==> flow/design.v <==
module D_ff_DM(input clk, input reset, input MemWr, input MemWrComp, input start, input in, output reg D_out);
	always@(negedge clk)
		begin
		if(reset==1)
			D_out=start;
		else
			if(MemWr==1||MemWrComp==1)
				D_out=in;
		end
endmodule
module Register_DM(input clk, input reset, input MemWr, input MemWrComp, input[31:0] start, input[31:0] in,
				output[31:0] RegOut);
	D_ff_DM D_00(clk, reset, MemWr, MemWrComp, start[0], in[0], RegOut[0]);
	D_ff_DM D_01(clk, reset, MemWr, MemWrComp, start[1], in[1], RegOut[1]);
	D_ff_DM D_02(clk, reset, MemWr, MemWrComp, start[2], in[2], RegOut[2]);
	D_ff_DM D_03(clk, reset, MemWr, MemWrComp, start[3], in[3], RegOut[3]);
	D_ff_DM D_04(clk, reset, MemWr, MemWrComp, start[4], in[4], RegOut[4]);
	D_ff_DM D_05(clk, reset, MemWr, MemWrComp, start[5], in[5], RegOut[5]);
	D_ff_DM D_06(clk, reset, MemWr, MemWrComp, start[6], in[6], RegOut[6]);
	D_ff_DM D_07(clk, reset, MemWr, MemWrComp, start[7], in[7], RegOut[7]);
	D_ff_DM D_08(clk, reset, MemWr, MemWrComp, start[8], in[8], RegOut[8]);
	D_ff_DM D_09(clk, reset, MemWr, MemWrComp, start[9], in[9], RegOut[9]);
	D_ff_DM D_10(clk, reset, MemWr, MemWrComp, start[10], in[10], RegOut[10]);
	D_ff_DM D_11(clk, reset, MemWr, MemWrComp, start[11], in[11], RegOut[11]);
	D_ff_DM D_12(clk, reset, MemWr, MemWrComp, start[12], in[12], RegOut[12]);
	D_ff_DM D_13(clk, reset, MemWr, MemWrComp, start[13], in[13], RegOut[13]);
	D_ff_DM D_14(clk, reset, MemWr, MemWrComp, start[14], in[14], RegOut[14]);
	D_ff_DM D_15(clk, reset, MemWr, MemWrComp, start[15], in[15], RegOut[15]);
	D_ff_DM D_16(clk, reset, MemWr, MemWrComp, start[16], in[16], RegOut[16]);
	D_ff_DM D_17(clk, reset, MemWr, MemWrComp, start[17], in[17], RegOut[17]);
	D_ff_DM D_18(clk, reset, MemWr, MemWrComp, start[18], in[18], RegOut[18]);
	D_ff_DM D_19(clk, reset, MemWr, MemWrComp, start[19], in[19], RegOut[19]);
	D_ff_DM D_20(clk, reset, MemWr, MemWrComp, start[20], in[20], RegOut[20]);
	D_ff_DM D_21(clk, reset, MemWr, MemWrComp, start[21], in[11], RegOut[21]);
	D_ff_DM D_22(clk, reset, MemWr, MemWrComp, start[22], in[22], RegOut[22]);
	D_ff_DM D_23(clk, reset, MemWr, MemWrComp, start[23], in[23], RegOut[23]);
	D_ff_DM D_24(clk, reset, MemWr, MemWrComp, start[24], in[24], RegOut[24]);
	D_ff_DM D_25(clk, reset, MemWr, MemWrComp, start[25], in[25], RegOut[25]);
	D_ff_DM D_26(clk, reset, MemWr, MemWrComp, start[26], in[26], RegOut[26]);
	D_ff_DM D_27(clk, reset, MemWr, MemWrComp, start[27], in[27], RegOut[27]);
	D_ff_DM D_28(clk, reset, MemWr, MemWrComp, start[28], in[28], RegOut[28]);
	D_ff_DM D_29(clk, reset, MemWr, MemWrComp, start[29], in[29], RegOut[29]);
	D_ff_DM D_30(clk, reset, MemWr, MemWrComp, start[30], in[30], RegOut[30]);
	D_ff_DM D_31(clk, reset, MemWr, MemWrComp, start[31], in[31], RegOut[31]);
endmodule
module Mux16to1(input[31:0] Out00, Out01, Out02, Out03, Out04, Out05, Out06, Out07, Out08, 
					Out09, Out10, Out11, Out12, Out13, Out14, Out15, input[3:0] Sel,input MemRd, output reg [31:0] MuxOut);
	always@(Out00, Out01, Out02, Out03, Out04, Out05, Out06, Out07, Out08, Out09, Out10, Out11, Out12, Out13, 
	Out14, Out15, Sel)
		begin
		if(MemRd == 1)
			begin
				case(Sel)
					4'b0000:MuxOut=Out00;
					4'b0001:MuxOut=Out01;
					4'b0010:MuxOut=Out02;
					4'b0011:MuxOut=Out03;
					4'b0100:MuxOut=Out04;
					4'b0101:MuxOut=Out05;
					4'b0110:MuxOut=Out06;
					4'b0111:MuxOut=Out07;
					4'b1000:MuxOut=Out08;
					4'b1001:MuxOut=Out09;
					4'b1010:MuxOut=Out10;
					4'b1011:MuxOut=Out11;
					4'b1100:MuxOut=Out12;
					4'b1101:MuxOut=Out13;
					4'b1110:MuxOut=Out14;
					4'b1111:MuxOut=Out15;
				endcase 
			end
		else
			MuxOut=32'b0;
		end
endmodule
module Decoder4to16(input[3:0]in, output reg [15:0]decOut);
always@(in)
begin
	case(in)
	4'd0:decOut=16'b0000_0000_0000_0001;
	4'd1:decOut=16'b0000_0000_0000_0010;
	4'd2:decOut=16'b0000_0000_0000_0100;
	4'd3:decOut=16'b0000_0000_0000_1000;
	4'd4:decOut=16'b0000_0000_0001_0000;
	4'd5:decOut=16'b0000_0000_0010_0000;
	4'd6:decOut=16'b0000_0000_0100_0000;
	4'd7:decOut=16'b0000_0000_1000_0000;
	4'd8:decOut=16'b0000_0001_0000_0000;
	4'd9:decOut=16'b0000_0010_0000_0000;
	4'd10:decOut=16'b0000_0100_0000_0000;
	4'd11:decOut=16'b0000_1000_0000_0000;
	4'd12:decOut=16'b0001_0000_0000_0000;
	4'd13:decOut=16'b0010_0000_0000_0000; 
	4'd14:decOut=16'b0100_0000_0000_0000;
	4'd15:decOut=16'b1000_0000_0000_0000;
	endcase
end
endmodule
module DM(input clk, input reset,input MemRd, input MemRdComp, input MemWr, input MemWrComp, input[31:0] in, input[31:0] addr, 
		input[31:0] addr_c, output reg [31:0] DM_out);
	wire[31:0] Out00, Out01, Out02, Out03, Out04, Out05, Out06, Out07, Out08, Out09, Out10, Out11, Out12, Out13,
	Out14, Out15;
	wire[15:0] decOut, decOut_c;
	Decoder4to16 dec1(addr[5:2],decOut);
	Decoder4to16 dec2(addr_c[5:2],decOut_c);
	Register_DM Reg00(clk, reset, decOut[0]&MemWr, decOut_c[0]&MemWrComp, 32'd12, in, Out00);
	Register_DM Reg01(clk, reset, decOut[1]&MemWr, decOut_c[1]&MemWrComp, 32'd32, in, Out01);
	Register_DM Reg02(clk, reset, decOut[2]&MemWr, decOut_c[2]&MemWrComp, 32'd4, in, Out02);
	Register_DM Reg03(clk, reset, decOut[3]&MemWr, decOut_c[3]&MemWrComp, 32'd5, in, Out03);
	Register_DM Reg04(clk, reset, decOut[4]&MemWr, decOut_c[4]&MemWrComp, 32'd45, in, Out04);
	Register_DM Reg05(clk, reset, decOut[5]&MemWr, decOut_c[5]&MemWrComp, 32'd12, in, Out05);
	Register_DM Reg06(clk, reset, decOut[6]&MemWr, decOut_c[6]&MemWrComp, 32'd42, in, Out06);
	Register_DM Reg07(clk, reset, decOut[7]&MemWr, decOut_c[7]&MemWrComp, 32'd13, in, Out07);
	Register_DM Reg08(clk, reset, decOut[8]&MemWr, decOut_c[8]&MemWrComp, 32'd34, in, Out08);
	Register_DM Reg09(clk, reset, decOut[9]&MemWr, decOut_c[9]&MemWrComp, 32'd9, in, Out09);
	Register_DM Reg10(clk, reset, decOut[10]&MemWr, decOut_c[10]&MemWrComp, 32'd23, in, Out10);
	Register_DM Reg11(clk, reset, decOut[11]&MemWr, decOut_c[11]&MemWrComp, 32'd76, in, Out11);
	Register_DM Reg12(clk, reset, decOut[12]&MemWr, decOut_c[12]&MemWrComp, 32'd17, in, Out12);
	Register_DM Reg13(clk, reset, decOut[13]&MemWr, decOut_c[13]&MemWrComp, 32'd13, in, Out13);
	Register_DM Reg14(clk, reset, decOut[14]&MemWr, decOut_c[14]&MemWrComp, 32'd33, in, Out14);
	Register_DM Reg15(clk, reset, decOut[15]&MemWr, decOut_c[15]&MemWrComp, 32'd21, in, Out15);
	Mux16to1 Mux1(Out00, Out01, Out02, Out03, Out04, Out05, Out06, Out07, Out08, Out09, Out10, Out11, 
	Out12, Out13, Out14, Out15, addr[5:2], MemRd | MemRdComp,DM_out);
endmodule
## Step by step through the tools: DM

Tool output for the design above, in the order of the flow.
Lines are those of the file above, counted from 1.
Operators: Yosys type, input widths -> output width; for muxes data width and select width s.
Cell names lack the library's common part.
A cell with n/a has no value.

| inputs | value |
|---|---|
| design top | DM |
| clock port | clk |
| cell library | sky130hd |
| corner | tt_025C_1v80 |

## Word level

Counts by Yosys on the flattened word-level netlist (proc, flatten, opt, wreduce; memories kept). Register bits leave out memories and registers merged into their read ports (data or address); mux counts leave out enables and synchronous resets folded into registers. Print and check cells are left out. Cells with the same type and inputs are merged into one.
Yosys's memory passes give these memory sizes; they may raise the number of words (mostly to a power of two), join words into wider ones and drop unused or constant bits.

| bit counts | value |
|---|---|
| bits in latches | 0 |
| word-level cells | 565 |
| bits in registers | 496 |
| bits in read-only memories | 512 |
| memory bits (writable) | 0 |
| word width x clocked read ports | 0 |
| memories | 2 |

| cells by class | value |
|---|---|
| shift operators | 0 |
| $mul | 0 |
| $lt $le $gt $ge | 0 |
| reductions and logical operators | 17 |
| equality and inequality tests | 15 |
| muxes and demuxes | 2 |
| divide/modulo/power cells | 0 |
| add/subtract/negate cells | 0 |
| bitwise gates (word level) | 33 |

Memories:

| memory | depth | width | read ports | write ports | line | text |
|---|---|---|---|---|---|---|
| (no name shown) | 16 | 16 | 1 | 0 | 79 | `case(in)` |
| (no name shown) | 16 | 16 | 1 | 0 | 79 |  |

Operator list:

| kind | number |
|---|---|
| $pmux 32 s16 | 1 |
| $and 1x1->1 | 32 |
| $eq 4x4->1 const B | 8 |
| $mux 32 | 1 |
| $logic_or 1x1->1 | 16 |
| $eq 4x3->1 const B | 4 |
| $eq 4x2->1 const B | 2 |
| $eq 4x1->1 const B | 1 |
| $logic_not 4->1 | 1 |
| $or 1x1->1 | 1 |

## Depth

Depth = most cells in a row (Yosys ltp): at word level without a register or memory, in the mapped netlist without a sequential cell, where the memories' decode and read muxes count.

| logic depth | value |
|---|---|
| depth in word-level cells | 3 |
| ABC_AREA | 0 |
| depth in mapped cells | 8 |
| depth with buffers taken out | 5 |

## After synthesis

Yosys stat after the flow's synthesis: flattened, memories mapped to cells. It holds for the ABC_AREA given above (unset counts as 0); a run with the other value may have another netlist.

| mapped netlist | value |
|---|---|
| standard cells after synthesis | 2864 |
| area of sequential cells | 0.0099295 mm² |
| mapped flip-flops | 496 |
| mapped area | 0.0215569 mm² |

Cell types:

| cell | number | total area (µm²) |
|---|---|---|
| dfxtp_1 | 496 | 9.93E+03 |
| nand2_1 | 1011 | 3794.89 |
| a21oi_1 | 511 | 2.56E+03 |
| clkbuf_1 | 182 | 683.155 |
| mux2i_1 | 64 | 640.614 |
| a22oi_1 | 79 | 593.069 |
| buf_2 | 100 | 500.48 |
| nand3b_1 | 42 | 315.302 |
| nor2_1 | 82 | 307.795 |
| o22ai_1 | 31 | 193.936 |
| mux2_2 | 17 | 191.434 |
| o21ai_0 | 36 | 180.173 |
| a22o_1 | 17 | 148.893 |
| a31oi_1 | 23 | 143.888 |
| o22a_1 | 16 | 140.134 |
| a221oi_1 | 14 | 122.618 |
| o221a_2 | 10 | 112.608 |
| a222oi_1 | 11 | 110.106 |

Not listed: further types 32, cells in them 122.
By module: a second synthesis without flattening, with its own total; a netlist apart from the flattened one above.

| unflattened totals | value |
|---|---|
| cells (unflattened synthesis) | 2763 |
| area total of the unflattened synthesis | 0.0311611 mm² |

Rows give one instance, submodules left out.

By module:

| module | cells | instances | seq. area (mm²) | area (mm²) |
|---|---|---|---|---|
| D_ff_DM | 4 | 512 | 0.00003 | 0.0000513 |
| Mux16to1 | 638 | 1 | 0 | 0.0041878 |
| Decoder4to16 | 20 | 2 | 0 | 0.0002265 |
| DM | 37 | 1 | 0 | 0.0002552 |
| Register_DM | 0 | 16 | 0 | 0 |

Top module DM; platform sky130hd; tools Yosys and OpenROAD; 2 stored runs in no particular order. Input and output delays are each 20% of the period that was set; the output load is 0.01 pF.
"total power of the final layout" rests on the timing tool's default activity at the inputs, not on a simulated workload.
Among the settings, . means not set for that run.

| name | stored run 1 | stored run 2 |
|---|---|---|
| period_ns | 4.18 | 6.88 |
| CORE_UTILIZATION | 57 | 40 |
| CTS_CLUSTER_DIAMETER | 53 | . |
| CAP_MARGIN | 40 | 20 |
| SLEW_MARGIN | 0 | 20 |
| MAX_ROUTING_LAYER | met4 | . |
| CORE_MARGIN | 2 | 2 |
| lowest setup slack (ns) | -0.890 | -0.087 |
| worst-case hold slack (ns) | 0.444 | 0.443 |
| total power of the final layout (mW) | 12.802 | 7.984 |
| overall die area (mm²) | 0.0393903 | 0.0557645 |
| chip area in the Yosys report (mm²) | 0.0215569 | 0.0215569 |
| standard-cell area after layout (mm²) | 0.0288539 | 0.0278229 |
| total negative setup slack (ns) | -22.133 | -0.127 |
| post-route utilization (%) | 77.0 | 51.9 |
